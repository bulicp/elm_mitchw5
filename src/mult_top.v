==> flow/design.v <==
module ELM_Mitchw5(
    input [15:0] x,
    input [15:0] y,
    output [31:0] p
    );
    wire [1:0] sign_factor;
    wire [16:0] PP_2;
    wire [14:0] PP_1;
    wire [27:0] PP_0;
    PP_2_gen High(
        .x1(x[15:13]),
        .y(y),
        .sign_factor(sign_factor[1]),
        .PP(PP_2)
        );
    PP_1_gen Middle(
        .x(x[13:0]),
        .y1(y[15:13]),
        .sign_factor(sign_factor[0]),
        .PP(PP_1)
        );
    PP_0_gen Low(
        .x0(x[13:0]),
        .y0(y[13:0]),
        .PP(PP_0)
        );
    PP_add Final(
        .sign_factor(sign_factor),
        .PP_2(PP_2),
        .PP_1(PP_1),
        .PP_0(PP_0),
        .p(p)
        );
endmodule
module PP_2_gen(
    input [2:0] x1,
    input [15:0] y,
    output sign_factor,
    output [16:0] PP
    );
    wire one, two, sign;
    code encode_block(
        .one(one),
        .two(two),
        .sign(sign),
        .y2(x1[2]),
        .y1(x1[1]),
        .y0(x1[0])
        );
    wire [16:0] tmp1_pp; 
    assign tmp1_pp = {y[15],y};  
    wire [17:0] out1;
    assign out1[0] = sign;
    genvar i;
    generate
        for ( i = 0; i < 17; i = i+1 )
            begin : pp_rad4_first 
            product pp_pr(tmp1_pp[i],out1[i],one,two,sign,PP[i],out1[i+1]);
            end
    endgenerate
    sgn_gen sign_gen(one,two,sign,sign_factor);
endmodule
module PP_1_gen(
    input [13:0] x,
    input [2:0] y1,
    output sign_factor,
    output [14:0] PP
    );
    wire one, two, sign;
    code encode_block(
        .one(one),
        .two(two),
        .sign(sign),
        .y2(y1[2]),
        .y1(y1[1]),
        .y0(y1[0])
        );
    wire [14:0] tmp1_pp; 
    assign tmp1_pp = {x[13],x};  
    wire [15:0] out1;
    assign out1[0] = sign;
    genvar i;
    generate
        for ( i = 0; i < 15; i = i+1 )
            begin : pp_rad4_first 
            product pp_pr(tmp1_pp[i],out1[i],one,two,sign,PP[i],out1[i+1]);
            end
    endgenerate
    sgn_gen sign_gen(one,two,sign,sign_factor);
endmodule   
module code(one,two,sign,y2,y1,y0);  
	input y2,y1,y0;                     
	output one,two,sign;                
	wire [1:0]k;                        
	xor x1(one,y0,y1);                  
	xor x2(k[1],y2,y1);                 
	not n1(k[0],one);                   
	and a1(two,k[0],k[1]);              
	assign sign=y2;                     
endmodule       
module product(x1,x0,one,two,sign,p,i);
	input x1,x0,sign,one,two;
	output p,i;
	wire [1:0] k;
	xor xo1(i,x1,sign);
	and a1(k[1],i,one);
	and a0(k[0],x0,two);
	or o1(p,k[1],k[0]);
endmodule
module sgn_gen(one,two,sign,sign_factor);
    input sign,one,two;
    output sign_factor;
    wire k;
    or o1(k,one,two);
    and a1(sign_factor,sign,k);
endmodule
module PP_0_gen(
    input signed [13:0] x0,
    input signed [13:0] y0,
    output signed [27:0] PP
    );
    wire [13:0] x0_abs;
    assign x0_abs = x0 ^ {14{x0[13]}};
    wire [13:0] k_x0;
    wire zero_x0;
    wire [13:0] x0_abs2;
	assign x0_abs2 = x0_abs;
    LOD14 lod_x0(
        .data_i(x0_abs),
        .zero_o(zero_x0),
        .data_o(k_x0));
    wire [3:0] k_x0_enc;
    PriorityEncoder_14v2 PE_x0(
        .data_i(k_x0),
        .code_o(k_x0_enc));
    wire [3:0] x_shift;
    LBarrel Lshift_x0(
        .data_i(x0_abs2),
        .shift_i(k_x0),
        .data_o(x_shift));
    wire [13:0] y0_abs;
    assign y0_abs = y0 ^ {14{y0[13]}};
    wire [13:0] k_y0;
    wire zero_y0;
    LOD14 lod_y0(
        .data_i(y0_abs),
        .zero_o(zero_y0),
        .data_o(k_y0));
	wire [13:0] y0_abs2;
	assign y0_abs2 = y0_abs;  
    wire [3:0] k_y0_enc;
    PriorityEncoder_14v2 PE_y0(
        .data_i(k_y0),
        .code_o(k_y0_enc));
    wire [3:0] y_shift;
    LBarrel Lshift_y0(
        .data_i(y0_abs2),
        .shift_i(k_y0),
        .data_o(y_shift));
    wire [8:0] x_log;
    wire [8:0] y_log;
    wire [8:0] p_log;
    assign x_log = {1'b0,k_x0_enc,x_shift};
    assign y_log = {1'b0,k_y0_enc,y_shift};
    assign p_log = x_log + y_log;
    wire [20:0] p_l1b;
    wire [4:0] l1_input;
    assign l1_input = {1'b1,p_log[3:0]};
    L1Barrel L1swhift_plog(
        .data_i(l1_input),
        .shift_i(p_log[7:4]),
        .data_o(p_l1b));
    wire [11:0] p_low;
    wire not_k_l5 = ~p_log[8];
    assign p_low = p_l1b[15:4] & {12{not_k_l5}};
    wire [4:0] p_med;
    assign p_med = p_log[8] ? p_l1b[4:0] : p_l1b[20:16];
    wire [10:0] p_high;
    assign p_high = p_l1b[15:5] & {11{p_log[8]}};
    wire [27:0] PP_abs;
    assign PP_abs = {p_high,p_med,p_low};
    wire p_sign;
    wire [27:0] PP_temp;
    assign p_sign = x0[13] ^ y0[13];
    assign PP_temp = PP_abs ^ {28{p_sign}};
    wire notZeroA, notZeroB, notZeroD;
    assign notZeroA = ~zero_x0 | x0[13] | x0[0];
    assign notZeroB = ~zero_y0 | y0[13] | y0[0];
    assign notZeroD = notZeroA & notZeroB;
    assign PP = notZeroD? PP_temp : 28'b0;
endmodule
module LOD14(
    input [13:0] data_i,
    output zero_o,
    output [13:0] data_o
    );
	 wire [13:0] z;
	 wire [3:0] zdet;
	 wire [3:0] select;
	 assign zdet[3] = |(data_i[13:12]);
	 assign zdet[2] = |(data_i[11:8]);
	 assign zdet[1] = |(data_i[7:4]);
	 assign zdet[0] = |(data_i[3:0]);
	 assign zero_o = ~( zdet[0]  | zdet[1] );
	 LOD4 lod4_1 (
		.data_i(data_i[3:0]), 
		.data_o(z[3:0])
	 );
	  LOD4 lod4_2 (
            .data_i(data_i[7:4]), 
            .data_o(z[7:4])
         );
      LOD4 lod4_3 (
           .data_i(data_i[11:8]), 
           .data_o(z[11:8])
        );
	 LOD2 lod2_4 (
                .data_i(data_i[13:12]), 
                .data_o(z[13:12])
             );
	 	LOD4 lod4_5 (
                .data_i(zdet), 
                .data_o(select)
             );
	Muxes2in1Array2 Inst_MUX214_3 (
         .data_i(z[13:12]), 
         .select_i(select[3]), 
         .data_o(data_o[13:12])
     );
	Muxes2in1Array4 Inst_MUX214_2 (
        .data_i(z[11:8]), 
        .select_i(select[2]), 
        .data_o(data_o[11:8])
    );
	 Muxes2in1Array4 Inst_MUX214_1 (
        .data_i(z[7:4]), 
        .select_i(select[1]), 
        .data_o(data_o[7:4])
    );
	 Muxes2in1Array4 Inst_MUX214_0 (
		.data_i(z[3:0]), 
		.select_i(select[0]), 
		.data_o(data_o[3:0])
    );
endmodule
module LOD4(
    input [3:0] data_i,
    output [3:0] data_o
    );
	 wire mux0;
	 wire mux1;
	 wire mux2;
	 assign mux2 = (data_i[3]==1) ? 1'b0 : 1'b1;
	 assign mux1 = (data_i[2]==1) ? 1'b0 : mux2;
	 assign mux0 = (data_i[1]==1) ? 1'b0 : mux1;
	 assign data_o[3] = data_i[3];
	 assign data_o[2] =(mux2 & data_i[2]);
	 assign data_o[1] =(mux1 & data_i[1]);
	 assign data_o[0] =(mux0 & data_i[0]);
endmodule
module LOD2(
    input [1:0] data_i,
    output [1:0] data_o
    );
	 assign data_o[1] = data_i[1];
	 assign data_o[0] =(~data_i[1] & data_i[0]);
endmodule
module Muxes2in1Array4(
    input [3:0] data_i,
    input select_i,
    output [3:0] data_o
    );
	assign data_o[3] = select_i ? data_i[3] : 1'b0;
	assign data_o[2] = select_i ? data_i[2] : 1'b0;
	assign data_o[1] = select_i ? data_i[1] : 1'b0;
	assign data_o[0] = select_i ? data_i[0] : 1'b0;
endmodule
module Muxes2in1Array2(
    input [1:0] data_i,
    input select_i,
    output [1:0] data_o
    );
	assign data_o[1] = select_i ? data_i[1] : 1'b0;
	assign data_o[0] = select_i ? data_i[0] : 1'b0;
endmodule
module PriorityEncoder_14(
    input [13:0] data_i,
    output reg [3:0] code_o
    );
	  always @*
		case (data_i)
	     14'b00000000000001 : code_o = 4'b0000;
         14'b00000000000010 : code_o = 4'b0001;
         14'b00000000000100 : code_o = 4'b0010;
         14'b00000000001000 : code_o = 4'b0011;
         14'b00000000010000 : code_o = 4'b0100;
         14'b00000000100000 : code_o = 4'b0101;
         14'b00000001000000 : code_o = 4'b0110;
         14'b00000010000000 : code_o = 4'b0111;
         14'b00000100000000 : code_o = 4'b1000;
         14'b00001000000000 : code_o = 4'b1001;
         14'b00010000000000 : code_o = 4'b1010;
         14'b00100000000000 : code_o = 4'b1011;
		 default  : code_o = 4'b1100;
		endcase		
endmodule
module PriorityEncoder_14v2(
    input [13:0] data_i,
    output [3:0] code_o
    );
	wire tmp10, tmp20,tmp30,tmp40;
	assign tmp10 = ~(~(data_i[1] | data_i[3]) & ~data_i[5]);
	assign tmp20 = ~(~(data_i[7] | data_i[9]) & ~data_i[11]);
	assign code_o[0] = tmp10 | tmp20;
	assign tmp30 = ~(~(data_i[2] | data_i[3]) & ~data_i[6]);
	assign tmp40 = ~(~(data_i[7] | data_i[10]) & ~data_i[11]);
	assign code_o[1] = tmp30 | tmp40;
	wire [1:0] tmp50, tmp60;
	wire tmp70, tmp80;
	assign tmp50 = ~ (data_i[5:4] | data_i[7:6]);
	assign tmp70 = ~&(tmp50);
	assign code_o[2] = tmp70 | data_i[12];
	assign tmp60 = ~ (data_i[9:8] | data_i[11:10]);
	assign tmp80 = ~&(tmp60);
	assign code_o[3] = tmp80 | data_i[12];
endmodule
module LBarrel(
    input [13:0] data_i,
    input [13:0] shift_i,
    output [3:0] data_o);
	wire [11:0] tmp1_l;  
	wire [5:0] tmp2_l;	 
	wire [2:0] tmp3_l;	 
	assign tmp1_l = ~(data_i[11:0] & shift_i[12:1]);
	assign tmp2_l = ~(tmp1_l[11:6] & tmp1_l[5:0]);	
    assign tmp3_l = ~(tmp2_l[5:3] | tmp2_l[2:0]);
	assign data_o[3] = 	~&tmp3_l;
	wire [11:0] tmp1_r;
	wire [5:0] tmp2_r;
	wire [2:0] tmp3_r;
	assign tmp1_r[11] = 1'b1;
	assign tmp1_r[10:0] = ~(data_i[10:0] & shift_i[12:2]);
	assign tmp2_r = ~(tmp1_r[11:6] & tmp1_r[5:0]);	
    assign tmp3_r = ~(tmp2_r[5:3] | tmp2_r[2:0]);
	assign data_o[2] = 	~&tmp3_r;
	wire [11:0] tmp1_u;
	wire [5:0] tmp2_u;
	wire [2:0] tmp3_u;
	assign tmp1_u[11] = 1'b1;
	assign tmp1_u[10] = 1'b1;
	assign tmp1_u[9:0] = ~(data_i[9:0] & shift_i[12:3]);
	assign tmp2_u = ~(tmp1_u[11:6] & tmp1_u[5:0]);	
    assign tmp3_u = ~(tmp2_u[5:3] | tmp2_u[2:0]);
	assign data_o[1] = 	~&tmp3_u;
	wire [11:0] tmp1_d;
	wire [5:0] tmp2_d;
	wire [2:0] tmp3_d;
    assign tmp1_d[11] = 1'b1;
	assign tmp1_d[10] = 1'b1;
	assign tmp1_d[9] = 1'b1;
	assign tmp1_d[8:0] = ~(data_i[8:0] & shift_i[12:4]);
	assign tmp2_d = ~(tmp1_d[11:6] & tmp1_d[5:0]);	
    assign tmp3_d = ~(tmp2_d[5:3] | tmp2_d[2:0]);
	assign data_o[0] = 	~&tmp3_d;
endmodule
module L1Barrel(
    input [4:0] data_i,
    input [3:0] shift_i,
    output reg [20:0] data_o);
    always @*
        case (shift_i)
           4'b0000: data_o = data_i;
           4'b0001: data_o = data_i << 1;
           4'b0010: data_o = data_i << 2;
           4'b0011: data_o = data_i << 3;
           4'b0100: data_o = data_i << 4;
           4'b0101: data_o = data_i << 5;
           4'b0110: data_o = data_i << 6;
           4'b0111: data_o = data_i << 7;
           4'b1000: data_o = data_i << 8;
           4'b1001: data_o = data_i << 9;
           4'b1010: data_o = data_i << 10;
           4'b1011: data_o = data_i << 11;
           4'b1100: data_o = data_i << 12;
           4'b1101: data_o = data_i << 13;
           4'b1110: data_o = data_i << 14;
           default: data_o = data_i << 15;
        endcase
endmodule
module RBarell(
    input data_i,
    input shift_i,
    output [1:0] data_o);
    assign data_o[1] = ~shift_i;
    assign data_o[0] = shift_i | data_i;
endmodule
module PP_add(
    input [1:0] sign_factor,
    input [16:0] PP_2,
    input [14:0] PP_1,
    input [27:0] PP_0,
    output [31:0] p
    );
    wire [2:0] E_MSB;
    assign E_MSB[0] = ~ PP_0[27];
    assign E_MSB[1] = ~ PP_1[14];
    assign E_MSB[2] = ~ PP_2[16];
    wire [15:0] sum00_FA;
    wire [15:0] carry00_FA;
    wire [15:0] tmp001_FA;
    wire [15:0] tmp002_FA;
    wire [15:0] tmp003_FA;
    assign tmp001_FA = {E_MSB[0],PP_0[27],PP_0[27:14]};
    assign tmp002_FA = {E_MSB[1],PP_1};
    assign tmp003_FA = {PP_2[15:0]};
    genvar i001;
    generate
        for (i001 = 0; i001 < 16; i001 = i001 + 1)
            begin : pp_fad00
            FAd pp_fad(tmp001_FA[i001],tmp002_FA[i001], tmp003_FA[i001], carry00_FA[i001],sum00_FA[i001]);
            end
    endgenerate
    wire sum00_HA, carry00_HA;
    assign carry00_HA = PP_2[16];  
    assign sum00_HA = E_MSB[2];  
    wire [31:0] tmp1_add;
    wire [31:0] tmp2_add;
    assign tmp1_add = {E_MSB[2],sum00_HA,sum00_FA,PP_0[13:0]};
    assign tmp2_add = {carry00_HA,carry00_FA,sign_factor[1],{14{sign_factor[0]}}};
    assign p = tmp1_add + tmp2_add;
endmodule
module FAd(a,b,c,cy,sm);
	input a,b,c;
	output cy,sm;
	wire x,y,z;
	xor x1(x,a,b);
	xor x2(sm,x,c);
	and a1(y,a,b);
	and a2(z,x,c);
	or o1(cy,y,z);
endmodule 
`timescale 1ns / 10ps
module mult_top(
    input clk,
    input  [15:0] x,
    input  [15:0] y,
    output reg [31:0] p_out
    );
    wire [31:0] P_vec;
    reg [15:0] X_vec;
    reg [15:0] Y_vec;
    ELM_Mitchw5 mult(X_vec,Y_vec,P_vec); 
    always @(posedge clk) 
    begin
        p_out = P_vec;
        X_vec = x;
        Y_vec = y;
    end
endmodule 
* Reports on mult_top
The steps from the RTL of mult_top to its reports follow in flow order.
Line numbers count from 1 in the design file above.
Library cell names are shortened.
Not given: --
- Design top :: mult_top
- Clock input :: clk
- Cell library :: sky130hd
- Timing corner :: tt_025C_1v80

* Word-level counts
Source: Yosys, flattened and elaborated, memories not mapped. Widths are those after wreduce; folded enables and synchronous resets count as part of the registers. Registers that Yosys merges into a memory's read port (data or address) are not register bits. Print and check cells do not count. Equal cells are merged and count once.
- Flip-flop bits (word level) :: 64
- Input port bits :: 33
- Output and inout bits :: 32
- Reductions and logical operators :: 33
- Muxes and demuxes :: 49
- Equality and inequality tests :: 14
- Add/sub/neg operators :: 2
- Bitwise gates (word level) :: 361
** Operators with widths (number)
- 20-bit case mux with 15-bit select :: 1
- 1-bit bitwise AND :: 131
- 1-bit bitwise OR :: 72
- 1-bit bitwise XOR :: 67
- 6-bit bitwise AND :: 8
- 6-bit NOT :: 8
- 1-bit 2-to-1 mux :: 46
- 12-bit bitwise AND :: 3
- 11-bit bitwise AND :: 3
- 32-bit adder :: 1
- 1-bit NOT :: 30
- 14-bit bitwise XOR :: 2
- 28-bit bitwise XOR :: 1
- 4-bit equality test with constant B :: 7
- 28-bit 2-to-1 mux :: 1
- 12-bit NOT :: 2
- 3-bit bitwise OR :: 8
- 3-bit NOT :: 8
- 3-bit AND reduction :: 8
- 4-bit OR reduction :: 6
- 11-bit NOT :: 2
- 10-bit bitwise AND :: 2
- 10-bit NOT :: 2
- 9-bit bitwise AND :: 2
- 9-bit NOT :: 2
- 4-bit by 3-bit equality test with 1-bit output with constant B :: 4
- 1-bit logical NOT :: 12
- 8-bit by 8-bit adder with 9-bit output :: 1
Not listed: further kinds 8, cells in them 19.

* Logic depth
Longest topological path by Yosys (ltp), each cell counted once; first at word level (registers and memories cut), then after technology mapping (sequential cells cut; the memories' decode and read muxes count).
- Depth after elaboration :: 26
- ABC_AREA :: 0
- Gate-level depth with buffers :: 35

* Mapped cells and area
The flow's flattened synthesis, as Yosys stat reports it; memories are mapped. The netlist is that of the ABC_AREA named above (0 if unset); the other value can give another one.
- Sequential part of the area :: 1281.2 sq um
- Flip-flop cells :: 64
- Buffers :: 68
- Chip area (Yosys) :: 7278.2 sq um
- Cells in the netlist :: 989
** Cells by type (number)
- dfxtp_1 :: 64
- xnor2_1 :: 63
- ha_1 :: 39
- nor2_1 :: 126
- a21oi_1 :: 75
- fa_1 :: 18
- nand2_1 :: 87
- a211oi_1 :: 33
- inv_1 :: 55
- o21ai_0 :: 38
- mux2i_1 :: 18
- clkbuf_1 :: 46
- o221ai_1 :: 18
- nand3_1 :: 25
- nand2b_1 :: 18
- nor2b_1 :: 17
- xor2_1 :: 12
- a21o_1 :: 12
Other cell types: 63; their cells: 225.
By module: a second synthesis without flattening, with its own total; a netlist apart from the flattened one above.
- Cell total of the unflattened synthesis :: 777
- Area total of the unflattened synthesis :: 6762.7 sq um
Rows give one instance, submodules left out.
** Modules
- PP_add :: instances 1, area 1873.0 sq um, cells 263, sequential area 0.0 sq um
- mult_top :: instances 1, area 1281.2 sq um, cells 64, sequential area 1281.2 sq um
- PP_0_gen :: instances 1, area 1082.3 sq um, cells 142, sequential area 0.0 sq um
- (name not given) :: instances 32, area 17.5 sq um, cells 2, sequential area 0.0 sq um
- L1Barrel :: instances 1, area 476.7 sq um, cells 72, sequential area 0.0 sq um
- LBarrel :: instances 2, area 200.2 sq um, cells 24, sequential area 0.0 sq um
- FAd :: instances 16, area 20.0 sq um, cells 1, sequential area 0.0 sq um
- LOD4 :: instances 8, area 36.3 sq um, cells 4, sequential area 0.0 sq um
- Muxes2in1Array4 :: instances 6, area 25.0 sq um, cells 4, sequential area 0.0 sq um
- PriorityEncoder_14v2 :: instances 2, area 47.5 sq um, cells 11, sequential area 0.0 sq um
- LOD14 :: instances 2, area 42.5 sq um, cells 5, sequential area 0.0 sq um
- code :: instances 2, area 32.5 sq um, cells 5, sequential area 0.0 sq um
- LOD2 :: instances 2, area 21.3 sq um, cells 2, sequential area 0.0 sq um
- Muxes2in1Array2 :: instances 2, area 12.5 sq um, cells 2, sequential area 0.0 sq um
Modules not listed: 4.

* Path before layout
Source: OpenSTA report_checks on the synthesized netlist (no wires, ideal clock, input and output delay 20% of the period each), path of least setup slack; recovery checks are left aside. Register names are those of the netlist, which keeps one name where synthesis merged equal registers.
- Path kind :: reg-to-reg
- Start :: register X_vec[13]
- End :: register p_out[30]
- Data required time :: 14.528 ns
- Setup time :: 0.072 ns
- Period :: 14.6 ns
- Time at the first pin :: 0.000 ns
- Driving pins on the path :: 31
- Path delay :: 6.546 ns
- Slack :: 8.054 ns
- Data arrival time :: 6.474 ns
- Synthesis period reached :: 6.546 ns
"path delay" = arrival - input delay + setup time.
"driving pins on the path" counts driving pins, that of a launching flip-flop among them; a cell with two outputs on the path counts twice.
"synthesis period reached" = period - worst setup slack (recovery checks aside). The figure is calculated, with input and output delays left at 20% of the set period.
Between the ends stands the longest chain of elaborated cells between them, by number of cells; it is not shown to be the way that was timed. Of several equally long chains one is given.
Each line given opens the expression or statement behind the cell; cells for indexed reads and writes are added by Yosys, which also makes memories of some case tables.
- Cell sequence :: dfxtp_1 -> buf_6 -> or4_4 -> o22ai_4 -> o31a_1 -> o22ai_2 -> a2111oi_1 -> mux2_2 -> o22ai_1 -> fa_1 -> a21o_1 -> a21oi_4 -> o21ai_4 -> o41a_1 -> buf_2 -> nand2_2 -> nor2_1 -> a22oi_1 -> xor2_1 -> nand2b_1 -> fa_1 -> inv_1 -> ha_1 -> and3_1 -> a311o_1 -> nand2_1 -> o21ai_1 -> a41oi_2 -> o21ai_1 -> a221oi_1 -> xnor2_1
- Cells in the longest elaborated chain :: 26
** Ends and longest elaborated chain, post-synthesis
- start: declaration :: line 450 : reg [15:0] X_vec;
- start: assignment :: line 456 : X_vec = x;
- 14-bit bitwise XOR :: line 123 : assign x0_abs = x0 ^ {14{x0[13]}};
- 2-bit OR reduction :: line 200 : assign zdet[3] = |(data_i[13:12]);
- 1-bit 2-to-1 mux :: line 253 : assign mux2 = (data_i[3]==1) ? 1'b0 : 1'b1;
- 1-bit 2-to-1 mux :: line 254 : assign mux1 = (data_i[2]==1) ? 1'b0 : mux2;
- 1-bit 2-to-1 mux :: line 255 : assign mux0 = (data_i[1]==1) ? 1'b0 : mux1;
- 1-bit bitwise AND :: line 259 : assign data_o[0] =(mux0 & data_i[0]);
- 1-bit 2-to-1 mux :: line 273 : assign data_o[3] = select_i ? data_i[3] : 1'b0;
- (+12 left out)
- 28-bit bitwise XOR :: line 185 : assign PP_temp = PP_abs ^ {28{p_sign}};
- 28-bit 2-to-1 mux :: line 190 : assign PP = notZeroD? PP_temp : 28'b0;
- 1-bit NOT :: line 405 : assign E_MSB[0] = ~ PP_0[27];
- 1-bit bitwise XOR :: line 436 : xor x1(x,a,b);
- 1-bit bitwise AND :: line 439 : and a2(z,x,c);
- 1-bit bitwise OR :: line 440 : or o1(cy,y,z);
- 32-bit adder :: line 430 : assign p = tmp1_add + tmp2_add;
- end: assignment :: line 455 : p_out = P_vec;
- end: declaration :: line 447 : output reg [31:0] p_out

* Timing after layout
From the final timing report of stored run 1: the path of least setup slack in the routed layout; clock arrival at registers is part of the times.
- Path kind :: reg-to-reg
- Start :: register Y_vec[12]
- End :: register p_out[27]
- Setup time :: 0.07 ns
- Data arrival time :: 6.64 ns
- Period :: 6.72 ns
- Data required time :: 6.99 ns
- Driving pins on the path :: 34
- Time at the first pin :: 0.35 ns
- Slack :: 0.35 ns
Between the ends stands the longest chain of elaborated cells between them, by number of cells; it is not shown to be the way that was timed. Of several equally long chains one is given.
- Cell sequence :: dfxtp_4 -> and2_4 -> nand4_1 -> mux2i_2 -> a221oi_2 -> o21ai_2 -> a211oi_2 -> o21ai_1 -> o31ai_1 -> o31ai_1 -> buf_4 -> ha_4 -> fa_2 -> a21o_1 -> a21oi_4 -> buf_4 -> buf_6 -> xor2_4 -> nor2_1 -> a21oi_2 -> mux2i_2 -> a32oi_1 -> xnor2_1 -> nor2_1 -> fa_1 -> ha_4 -> and3_4 -> nor2b_4 -> a2111oi_4 -> a21oi_2 -> o21ai_2 -> o21ai_2 -> a21oi_2 -> xnor2_1
- Cells in the longest elaborated chain :: 25
** Ends and longest elaborated chain, post-layout
- start: declaration :: line 451 : reg [15:0] Y_vec;
- start: assignment :: line 457 : Y_vec = y;
- 14-bit bitwise XOR :: line 142 : assign y0_abs = y0 ^ {14{y0[13]}};
- 2-bit OR reduction :: line 200 : assign zdet[3] = |(data_i[13:12]);
- 1-bit 2-to-1 mux :: line 253 : assign mux2 = (data_i[3]==1) ? 1'b0 : 1'b1;
- 1-bit 2-to-1 mux :: line 254 : assign mux1 = (data_i[2]==1) ? 1'b0 : mux2;
- 1-bit 2-to-1 mux :: line 255 : assign mux0 = (data_i[1]==1) ? 1'b0 : mux1;
- 1-bit bitwise AND :: line 259 : assign data_o[0] =(mux0 & data_i[0]);
- 1-bit 2-to-1 mux :: line 273 : assign data_o[3] = select_i ? data_i[3] : 1'b0;
- (+11 left out)
- 5-bit 2-to-1 mux :: line 177 : assign p_med = p_log[8] ? p_l1b[4:0] : p_l1b[20:16];
- 28-bit bitwise XOR :: line 185 : assign PP_temp = PP_abs ^ {28{p_sign}};
- 28-bit 2-to-1 mux :: line 190 : assign PP = notZeroD? PP_temp : 28'b0;
- 1-bit bitwise XOR :: line 436 : xor x1(x,a,b);
- 1-bit bitwise AND :: line 439 : and a2(z,x,c);
- 1-bit bitwise OR :: line 440 : or o1(cy,y,z);
- 32-bit adder :: line 430 : assign p = tmp1_add + tmp2_add;
- end: assignment :: line 455 : p_out = P_vec;
- end: declaration :: line 447 : output reg [31:0] p_out

Ticket comment

Measured data: module mult_top, platform sky130hd, 2 stored runs of the flow under differing settings, order arbitrary. Input and output delays are each 20% of the period that was set; the output load is 0.01 pF.

* Stored run 1
** Files
==> flow/run.sh <==
#!/bin/bash
# the make line also repeats the synthesis and layout settings of config.mk as NAME=value (left out here)
make -C /OpenROAD-flow-scripts/flow DESIGN_CONFIG=/design/flow/config.mk WORK_HOME=/design/flow/orfs CLKGATE_MAP_FILE= finish
==> flow/config.mk <==
export PLATFORM = sky130hd
export DESIGN_NAME = mult_top
export DESIGN_NICKNAME = mult_top
export VERILOG_FILES = /design/flow/design.v
export SDC_FILE = /design/flow/constraint.sdc
export NUM_CORES = 4
export LEC_CHECK = 0
export CAP_MARGIN = 20
export CORE_MARGIN = 2
export CORE_UTILIZATION = 40
export SETUP_SLACK_MARGIN = 1.46
export SLEW_MARGIN = 20
==> flow/constraint.sdc <==
create_clock -name core_clock -period 6.72 [get_ports {clk}]
set_input_delay 1.3440 -clock core_clock [delete_from_list [all_inputs] [get_ports {clk}]]
set_output_delay 1.3440 -clock core_clock [all_outputs]
set_load 0.01 [all_outputs]
** Results
- Mapped cell area after synthesis :: 7,278.2 sq um
- Area of the die :: 19,290.4 sq um
- Standard-cell area after layout :: 10,254.8 sq um
- Worst setup slack after layout :: 0.355 ns
- Total negative slack on setup checks :: 0.000 ns
- Final worst hold slack :: 1.096 ns

* Stored run 2
** Files
==> flow/run.sh <==
#!/bin/bash
# the make line also repeats the synthesis and layout settings of config.mk as NAME=value (left out here)
make -C /OpenROAD-flow-scripts/flow DESIGN_CONFIG=/design/flow/config.mk WORK_HOME=/design/flow/orfs CLKGATE_MAP_FILE= finish
==> flow/config.mk <==
export PLATFORM = sky130hd
export DESIGN_NAME = mult_top
export DESIGN_NICKNAME = mult_top
export VERILOG_FILES = /design/flow/design.v
export SDC_FILE = /design/flow/constraint.sdc
export NUM_CORES = 4
export LEC_CHECK = 0
export CAP_MARGIN = 25
export CORE_ASPECT_RATIO = 1.43
export CORE_MARGIN = 2
export CORE_UTILIZATION = 52
export CTS_CLUSTER_SIZE = 51
export MAX_ROUTING_LAYER = met5
export PLACE_DENSITY_LB_ADDON = 0.08
export SETUP_SLACK_MARGIN = 1.15
export SLEW_MARGIN = 30
export TNS_END_PERCENT = 100
==> flow/constraint.sdc <==
create_clock -name core_clock -period 11.1 [get_ports {clk}]
set_input_delay 2.2200 -clock core_clock [delete_from_list [all_inputs] [get_ports {clk}]]
set_output_delay 2.2200 -clock core_clock [all_outputs]
set_load 0.01 [all_outputs]
** Results
- Mapped cell area after synthesis :: 7,278.2 sq um
- Area of the die :: 14,974.5 sq um
- Standard-cell area after layout :: 8,231.6 sq um
- Worst setup slack after layout :: 2.794 ns
- Total negative slack on setup checks :: 0.000 ns
- Final worst hold slack :: 1.020 ns
